==> flow/design.v <==
`timescale 1ns / 1ps
module SPI_Transmit(
    input FSM_Clk,
    output SPI_CLK_0,
    output SPI_EN_0,
    output  SPI_IN_0,
    input SPI_OUT_0,
    input [6:0] ADDR,
    input [7:0] DATA_WRITE,
    output reg [7:0] DATA_READ,
    output reg SPI_CLK,
    output reg SPI_IN,
    output reg SPI_EN,
    input START_BIT,
    input C,
    output writecomplete,
    output readcomplete,
    output [7:0] CURR_STATE
    );
    reg [7:0] State;
    reg writecomplete, readcomplete;
    localparam STATE_INIT = 8'd0;
    assign SPI_CLK_0 = SPI_CLK;
    assign SPI_IN_0 = SPI_IN;
    assign SPI_EN_0 = SPI_EN; 
    assign CURR_STATE = State;
    initial  begin
        SPI_EN = 1'b0;
        SPI_CLK = 1'b0;
        SPI_IN = 1'b0;
        State = STATE_INIT;
    end 
    always @(posedge FSM_Clk) begin                 
        case (State)
            STATE_INIT : begin
                 if (START_BIT == 1'b1) State <= 8'd1;                    
                 else begin                 
                      SPI_EN = 1'b0;
                      SPI_CLK = 1'b0;
                  end
            end            
            8'd1 : begin
                  writecomplete <= 1'b0;
                  readcomplete <= 1'b0;
                  SPI_EN <= 1'b1;
                  SPI_CLK <= 1'b0;    
                  State <= State + 1'b1;                          
            end   
            8'd2 : begin
                  SPI_CLK <= 1'b0;
                  SPI_IN <= C;
                  State <= State + 1'b1;             
            end   
            8'd3 : begin
                  SPI_CLK <= 1'b1;
                  State <= State + 1'b1;                 
            end   
            8'd4 : begin
                  SPI_CLK <= 1'b1;
                  State <= State + 1'b1;
            end   
            8'd5 : begin
                  SPI_CLK <= 1'b0;
                  SPI_IN <= ADDR[6];
                  State <= State + 1'b1;
            end   
            8'd6 : begin
                  SPI_CLK <= 1'b0;
                  State <= State + 1'b1;
            end   
            8'd7 : begin
                  SPI_CLK <= 1'b1;
                  State <= State + 1'b1;               
            end   
            8'd8 : begin
                  SPI_CLK <= 1'b1;
                  State <= State + 1'b1;
            end   
            8'd9 : begin
                  SPI_CLK <= 1'b0;
                  SPI_IN <= ADDR[5];
                  State <= State + 1'b1;
            end   
            8'd10 : begin
                  SPI_CLK <= 1'b0;
                  State <= State + 1'b1;
            end   
            8'd11 : begin
                  SPI_CLK <= 1'b1;
                  State <= State + 1'b1;              
            end   
            8'd12 : begin
                  SPI_CLK <= 1'b1;
                  State <= State + 1'b1;
            end   
            8'd13 : begin
                  SPI_CLK <= 1'b0;
                  SPI_IN <= ADDR[4];
                  State <= State + 1'b1;
            end   
            8'd14 : begin
                  SPI_CLK <= 1'b0;
                  State <= State + 1'b1;
            end   
            8'd15 : begin
                  SPI_CLK <= 1'b1;
                  State <= State + 1'b1;              
            end   
            8'd16 : begin
                  SPI_CLK <= 1'b1;
                  State <= State + 1'b1;    
            end   
            8'd17 : begin
                  SPI_CLK <= 1'b0;
                  SPI_IN <= ADDR[3];
                  State <= State + 1'b1;
            end   
            8'd18 : begin
                  SPI_CLK <= 1'b0;
                  State <= State + 1'b1;  
            end   
            8'd19 : begin
                  SPI_CLK <= 1'b1;
                  State <= State + 1'b1;                  
            end   
            8'd20 : begin
                  SPI_CLK <= 1'b1;
                  State <= State + 1'b1;  
            end   
            8'd21 : begin
                  SPI_CLK <= 1'b0;
                  SPI_IN <= ADDR[2];
                  State <= State + 1'b1;
            end   
            8'd22 : begin
                  SPI_CLK <= 1'b0;
                  State <= State + 1'b1; 
            end  
            8'd23 : begin
                  SPI_CLK <= 1'b1;
                  State <= State + 1'b1;                
            end   
            8'd24 : begin
                  SPI_CLK <= 1'b1;
                  State <= State + 1'b1; 
            end   
            8'd25 : begin
                  SPI_CLK <= 1'b0;
                  SPI_IN <= ADDR[1];
                  State <= State + 1'b1;
            end   
            8'd26 : begin
                  SPI_CLK <= 1'b0;
                  State <= State + 1'b1; 
            end  
            8'd27 : begin
                  SPI_CLK <= 1'b1;
                  State <= State + 1'b1;               
            end   
            8'd28 : begin
                  SPI_CLK <= 1'b1;
                  State <= State + 1'b1; 
            end   
            8'd29 : begin
                  SPI_CLK <= 1'b0;
                  SPI_IN <= ADDR[0];
                  State <= State + 1'b1;
            end   
            8'd30 : begin
                  SPI_CLK <= 1'b0;
                  State <= State + 1'b1;
            end
            8'd31 : begin
                  SPI_CLK <= 1'b1;
                  State <= State + 1'b1;     
            end   
            8'd32 : begin
                  SPI_CLK <= 1'b1;
                  State <= State + 1'b1;
            end   
            8'd33 : begin
                  SPI_CLK <= 1'b0;
                  if(C == 1'b1) begin
                        SPI_IN <= DATA_WRITE[7];
                  end  
                  State <= State + 1'b1;
            end   
            8'd34 : begin
                  SPI_CLK <= 1'b0;
                  State <= State + 1'b1;
            end  
            8'd35 : begin
                  SPI_CLK <= 1'b1;
                  if(C == 1'b0) begin
                        DATA_READ[7] <= SPI_OUT_0;
                  end
                  State <= State + 1'b1;                
            end   
            8'd36 : begin
                  SPI_CLK <= 1'b1;
                  State <= State + 1'b1;
            end   
            8'd37 : begin
                  SPI_CLK <= 1'b0;
                  if(C == 1'b1) begin
                        SPI_IN <= DATA_WRITE[6];
                  end  
                  State <= State + 1'b1;
            end   
            8'd38 : begin
                  SPI_CLK <= 1'b0;
                  State <= State + 1'b1;
            end  
            8'd39 : begin
                  SPI_CLK <= 1'b1;
                  if(C == 1'b0) begin
                        DATA_READ[6] <= SPI_OUT_0;
                  end
                  State <= State + 1'b1;                
            end   
            8'd40 : begin
                  SPI_CLK <= 1'b1;
                  State <= State + 1'b1;
            end
            8'd41 : begin
                  SPI_CLK <= 1'b0;
                  if(C == 1'b1) begin
                        SPI_IN <= DATA_WRITE[5];
                  end  
                  State <= State + 1'b1;
            end   
            8'd42 : begin
                  SPI_CLK <= 1'b0;
                  State <= State + 1'b1;
            end  
            8'd43 : begin
                  SPI_CLK <= 1'b1;
                  if(C == 1'b0) begin
                        DATA_READ[5] <= SPI_OUT_0;
                  end
                  State <= State + 1'b1;                
            end   
            8'd44 : begin
                  SPI_CLK <= 1'b1;
                  State <= State + 1'b1;
            end
            8'd45 : begin
                  SPI_CLK <= 1'b0;
                  if(C == 1'b1) begin
                        SPI_IN <= DATA_WRITE[4];
                  end  
                  State <= State + 1'b1;
            end   
            8'd46 : begin
                  SPI_CLK <= 1'b0;
                  State <= State + 1'b1;
            end  
            8'd47 : begin
                  SPI_CLK <= 1'b1;
                  if(C == 1'b0) begin
                        DATA_READ[4] <= SPI_OUT_0;
                  end
                  State <= State + 1'b1;                
            end   
            8'd48 : begin
                  SPI_CLK <= 1'b1;
                  State <= State + 1'b1;
            end
            8'd49 : begin
                  SPI_CLK <= 1'b0;
                  if(C == 1'b1) begin
                        SPI_IN <= DATA_WRITE[3];
                  end  
                  State <= State + 1'b1;
            end   
            8'd50 : begin
                  SPI_CLK <= 1'b0;
                  State <= State + 1'b1;
            end  
            8'd51 : begin
                  SPI_CLK <= 1'b1;
                  if(C == 1'b0) begin
                        DATA_READ[3] <= SPI_OUT_0;
                  end
                  State <= State + 1'b1;                
            end   
            8'd52 : begin
                  SPI_CLK <= 1'b1;
                  State <= State + 1'b1;
            end
            8'd53 : begin
                  SPI_CLK <= 1'b0;
                  if(C == 1'b1) begin
                        SPI_IN <= DATA_WRITE[2];
                  end  
                  State <= State + 1'b1;
            end   
            8'd54 : begin
                  SPI_CLK <= 1'b0;
                  State <= State + 1'b1;
            end  
            8'd55 : begin
                  SPI_CLK <= 1'b1;
                  if(C == 1'b0) begin
                        DATA_READ[2] <= SPI_OUT_0;
                  end
                  State <= State + 1'b1;                
            end   
            8'd56 : begin
                  SPI_CLK <= 1'b1;
                  State <= State + 1'b1;
            end
            8'd57 : begin
                  SPI_CLK <= 1'b0;
                  if(C == 1'b1) begin
                        SPI_IN <= DATA_WRITE[1];
                  end  
                  State <= State + 1'b1;
            end   
            8'd58 : begin
                  SPI_CLK <= 1'b0;
                  State <= State + 1'b1;
            end  
            8'd59 : begin
                  SPI_CLK <= 1'b1;
                  if(C == 1'b0) begin
                        DATA_READ[1] <= SPI_OUT_0;
                  end
                  State <= State + 1'b1;                
            end   
            8'd60 : begin
                  SPI_CLK <= 1'b1;
                  State <= State + 1'b1;
            end
            8'd61 : begin
                  SPI_CLK <= 1'b0;
                  if(C == 1'b1) begin
                        SPI_IN <= DATA_WRITE[0];
                        writecomplete <= 1'b1;
                  end  
                  State <= State + 1'b1;
            end   
            8'd62 : begin
                  SPI_CLK <= 1'b0;
                  State <= State + 1'b1;
            end  
            8'd63 : begin
                  SPI_CLK <= 1'b1;
                  if(C == 1'b0) begin
                        DATA_READ[0] <= SPI_OUT_0;
                        readcomplete <= 1'b1;
                  end
                  State <= State + 1'b1;                
            end   
            8'd64 : begin
                  SPI_CLK <= 1'b1;
                  if(START_BIT == 1'b0) begin
                        State <= STATE_INIT;
                  end
                  else begin
                        State <= State;
                  end
            end
            default : begin
            end                              
        endcase                           
    end                     
endmodule
## From RTL to reports: SPI_Transmit

The steps from the RTL of SPI_Transmit to its reports follow in flow order.
Lines are those of the file above, counted from 1.
Operators carry their Yosys type and port widths (W data, S select, Z words).
Cell names lack the library's common part.
Not given: n/a

- Design top: SPI_Transmit
- Clock port: FSM_Clk
- Standard-cell library: sky130hd
- Corner: tt_025C_1v80

## Word-level counts

Counts by Yosys on the flattened word-level netlist (proc, flatten, opt, wreduce; memories kept). Register bits leave out memories and registers merged into their read ports (data or address). Print and check cells are left out. Cells with the same type and inputs are merged into one.

- Add/sub/neg operators: 1
- Eq/ne operators: 76
- Mux-type cells: 19
- Bitwise operators: 1
- Reductions and logical operators: 24

Operators by type and width:

| operator | count |
|---|---|
| $eq A8 B6 Y1 const B | 32 |
| $eq A8 B5 Y1 const B | 16 |
| $reduce_or A32 Y1 | 2 |
| $eq A8 B4 Y1 const B | 8 |
| $reduce_or A63 Y1 | 1 |
| $eq A8 B3 Y1 const B | 4 |
| $ne A2 B2 Y1 const B | 12 |
| $reduce_and A2 Y1 | 12 |
| $pmux W8 S3 | 1 |
| $reduce_bool A16 Y1 | 1 |
| $eq A8 B2 Y1 const B | 2 |
| $pmux W1 S16 | 1 |
| $mux W8 | 2 |
| $mux W1 | 11 |
| $reduce_and A9 Y1 | 1 |
| $add A8 B1 Y8 const B | 1 |
| $eq A8 B1 Y1 const B | 1 |
| $eq A8 B7 Y1 const B | 1 |
| $logic_not A8 Y1 | 1 |
| $reduce_bool A2 Y1 | 3 |
| $reduce_bool A3 Y1 | 2 |
| $pmux W1 S2 | 3 |
| $reduce_and A3 Y1 | 1 |
| $pmux W1 S3 | 1 |
| $not A1 Y1 | 1 |

- Register bits after elaboration: 21
- Bits of input ports: 19
- Cells after elaboration: 135

## Longest topological paths

Depth = most cells in a row (Yosys ltp): at word level without a register or memory, in the mapped netlist without a sequential cell, where the memories' decode and read muxes count.

- Depth after elaboration: 4
- ABC_AREA: 0
- Mapped depth: 8
- Gate-level depth less buffers: 7

## After synthesis

Yosys stat after the flow's synthesis: flattened, memories mapped to cells. It holds for the ABC_AREA given above (unset counts as 0); a run with the other value may have another netlist.
Totals and module areas in this step are rounded.

- Cell count: 146
- Synthesis area: 1410 µm²
- Sequential area: 630.6 µm²
- Flip-flop cells: 21
- Buffers: 11

Cells by type:

| cell type | count | total area (µm²) |
|---|---|---|
| edfxtp_1 | 21 | 630.605 |
| ha_1 | 5 | 62.56 |
| nor2_1 | 15 | 56.304 |
| nand2_1 | 13 | 48.797 |
| nor3_1 | 9 | 45.043 |
| a21oi_1 | 8 | 40.038 |
| nand3_1 | 8 | 40.038 |
| nor2b_1 | 5 | 31.28 |
| a221oi_4 | 1 | 26.275 |
| xor2_1 | 3 | 26.275 |
| buf_4 | 3 | 22.522 |
| mux2_2 | 2 | 22.522 |
| nand3b_1 | 3 | 22.522 |
| a31oi_1 | 3 | 18.768 |
| inv_1 | 5 | 18.768 |
| or2_1 | 3 | 18.768 |
| nand4b_1 | 2 | 17.517 |
| xnor2_1 | 2 | 17.517 |

Not listed: further types 26, cells in them 35.

## Path before layout

Path of least setup slack by OpenSTA after synthesis, without wires, with an ideal clock, recovery checks aside; 20% of the period is set as input and as output delay. Where synthesis merged equal registers, the netlist keeps one of their names.

- Path type: register to register
- From: register State[1]
- To: register State[0]
- Clock period: 3.4 ns
- Setup time: 0.375 ns
- Arrival: 2.097 ns
- Required time: 3.025 ns
- Slack: 0.927 ns
- Delay of the path: 2.472 ns
- Stages: 9
- Buffers on the path: 1
- Period reached after synthesis: 2.473 ns

"delay of the path" = arrival - input delay + setup time.
"stages" counts driving pins, that of a launching flip-flop among them; a cell with two outputs on the path counts twice.
"period reached after synthesis" = period - worst setup slack (recovery checks aside). The figure is calculated, with input and output delays left at 20% of the set period.
Between the ends stands the longest chain of elaborated cells between them, by number of cells; it is not shown to be the way that was timed. Of several equally long chains one is given.
Each line given opens the expression or statement behind the cell; cells for indexed reads and writes are added by Yosys, which also makes memories of some case tables.
A register here has more assigning lines than the two given.
The path ends at the enable pin of a flip-flop; only ways to that pin are counted.

- Cells stage by stage: edfxtp_1 -> inv_1 -> ha_1 -> clkbuf_1 -> inv_1 -> or2_1 -> a31oi_1 -> a221oi_4 -> a21oi_1
- Cells in the longest elaborated chain: 4

Ends and longest elaborated chain, after synthesis:

| item | RTL line | text |
|---|---|---|
| start: declaration | 20 | `reg [7:0] State;` |
| start: assignment | 47 | `State <= State + 1'b1;` |
| start: assignment | 52 | `State <= State + 1'b1;` |
| $eq A8 B6 Y1 | 34 | `case (State)` |
| $reduce_or A63 Y1 | n/a |  |
| $reduce_bool A3 Y1 | n/a |  |
| $reduce_and A3 Y1 | n/a |  |
| end: assignment | 47 |  |
| end: assignment | 52 |  |
| end: declaration | 20 |  |

## Worst path after layout

Path of least setup slack in the final report of entry A (OpenROAD, finished layout, wires in). Where an end is a register, its clock arrival counts in the times.

- Path type: register to register
- From: register State[4]
- To: register State[3]
- Clock period: 3.02 ns
- Setup time: 0.23 ns
- Arrival: 2.50 ns
- Required time: 3.04 ns
- Slack: 0.54 ns
- Stages: 7
- Buffers on the path: 1

Between the ends stands the longest chain of elaborated cells between them, by number of cells; it is not shown to be the way that was timed. Of several equally long chains one is given.
A register here has more assigning lines than the two given.
The path ends at the enable pin of a flip-flop; only ways to that pin are counted.

- Cells stage by stage: edfxtp_1 -> or4_4 -> a21oi_2 -> o221ai_2 -> a221oi_4 -> a21oi_1 -> buf_4
- Cells in the longest elaborated chain: 4

Ends and longest elaborated chain, post-layout:

| item | RTL line | text |
|---|---|---|
| start: declaration | 20 | `reg [7:0] State;` |
| start: assignment | 47 | `State <= State + 1'b1;` |
| start: assignment | 52 | `State <= State + 1'b1;` |
| $eq A8 B6 Y1 | 34 | `case (State)` |
| $reduce_or A63 Y1 | n/a |  |
| $reduce_bool A3 Y1 | n/a |  |
| $reduce_and A3 Y1 | n/a |  |
| end: assignment | 47 |  |
| end: assignment | 52 |  |
| end: declaration | 20 |  |

Ticket comment

Below are 2 stored runs of the flow (Yosys, OpenROAD; platform sky130hd) on SPI_Transmit, each with its settings and what was measured, unordered. Constraints: input delay and output delay 20% of the set period each, output load 0.01 pF.
"clock period achieved" means the clock period less the worst setup slack. The figure is calculated, with input and output delays left at 20% of the set period.
"time of the worst setup path" is the time allowed to the run's worst setup path (the clock period less input and output delay, where it has them) less its slack. Clock arrival times count: a late capture clock shortens it, a late launch clock lengthens it.
"total design power": no workload was simulated; the value follows from the tool's default switching activity.
The results are shown rounded.
A setting shown as . is not set for that run.

| name | entry A | entry B |
|---|---|---|
| period_ns | 3.02 | 2.04 |
| CORE_UTILIZATION | 26 | 38 |
| CAP_MARGIN | 20 | 20 |
| CORE_MARGIN | 2 | 2 |
| SLEW_MARGIN | 20 | 35 |
| PLACE_DENSITY_LB_ADDON | . | 0.23 |
| CELL_PAD_IN_SITES_GLOBAL_PLACEMENT | . | 1 |
| ABC_AREA | . | 1 |
| CTS_CLUSTER_SIZE | . | 81 |
| MIN_ROUTING_LAYER | . | met2 |
| MAX_ROUTING_LAYER | . | met4 |
| chip area after synthesis (Yosys) (µm²) | 1410 | 1773 |
| die area (µm²) | 6029 | 5228 |
| standard-cell area of the final layout (µm²) | 1962 | 2719 |
| post-route utilization | 0.379 | 0.616 |
| worst setup slack after layout (ns) | 0.540 | 0.003 |
| total negative slack (ns) | 0.000 | 0.000 |
| worst hold slack in the final report (ns) | 0.674 | 0.854 |
| total design power (W) | 0.001774 | 0.003847 |
| clock period achieved (ns) | 2.480 | 2.037 |
| time of the worst setup path (ns) | 2.48 | 2.04 |
| type of the worst setup path | register to register | register to register |
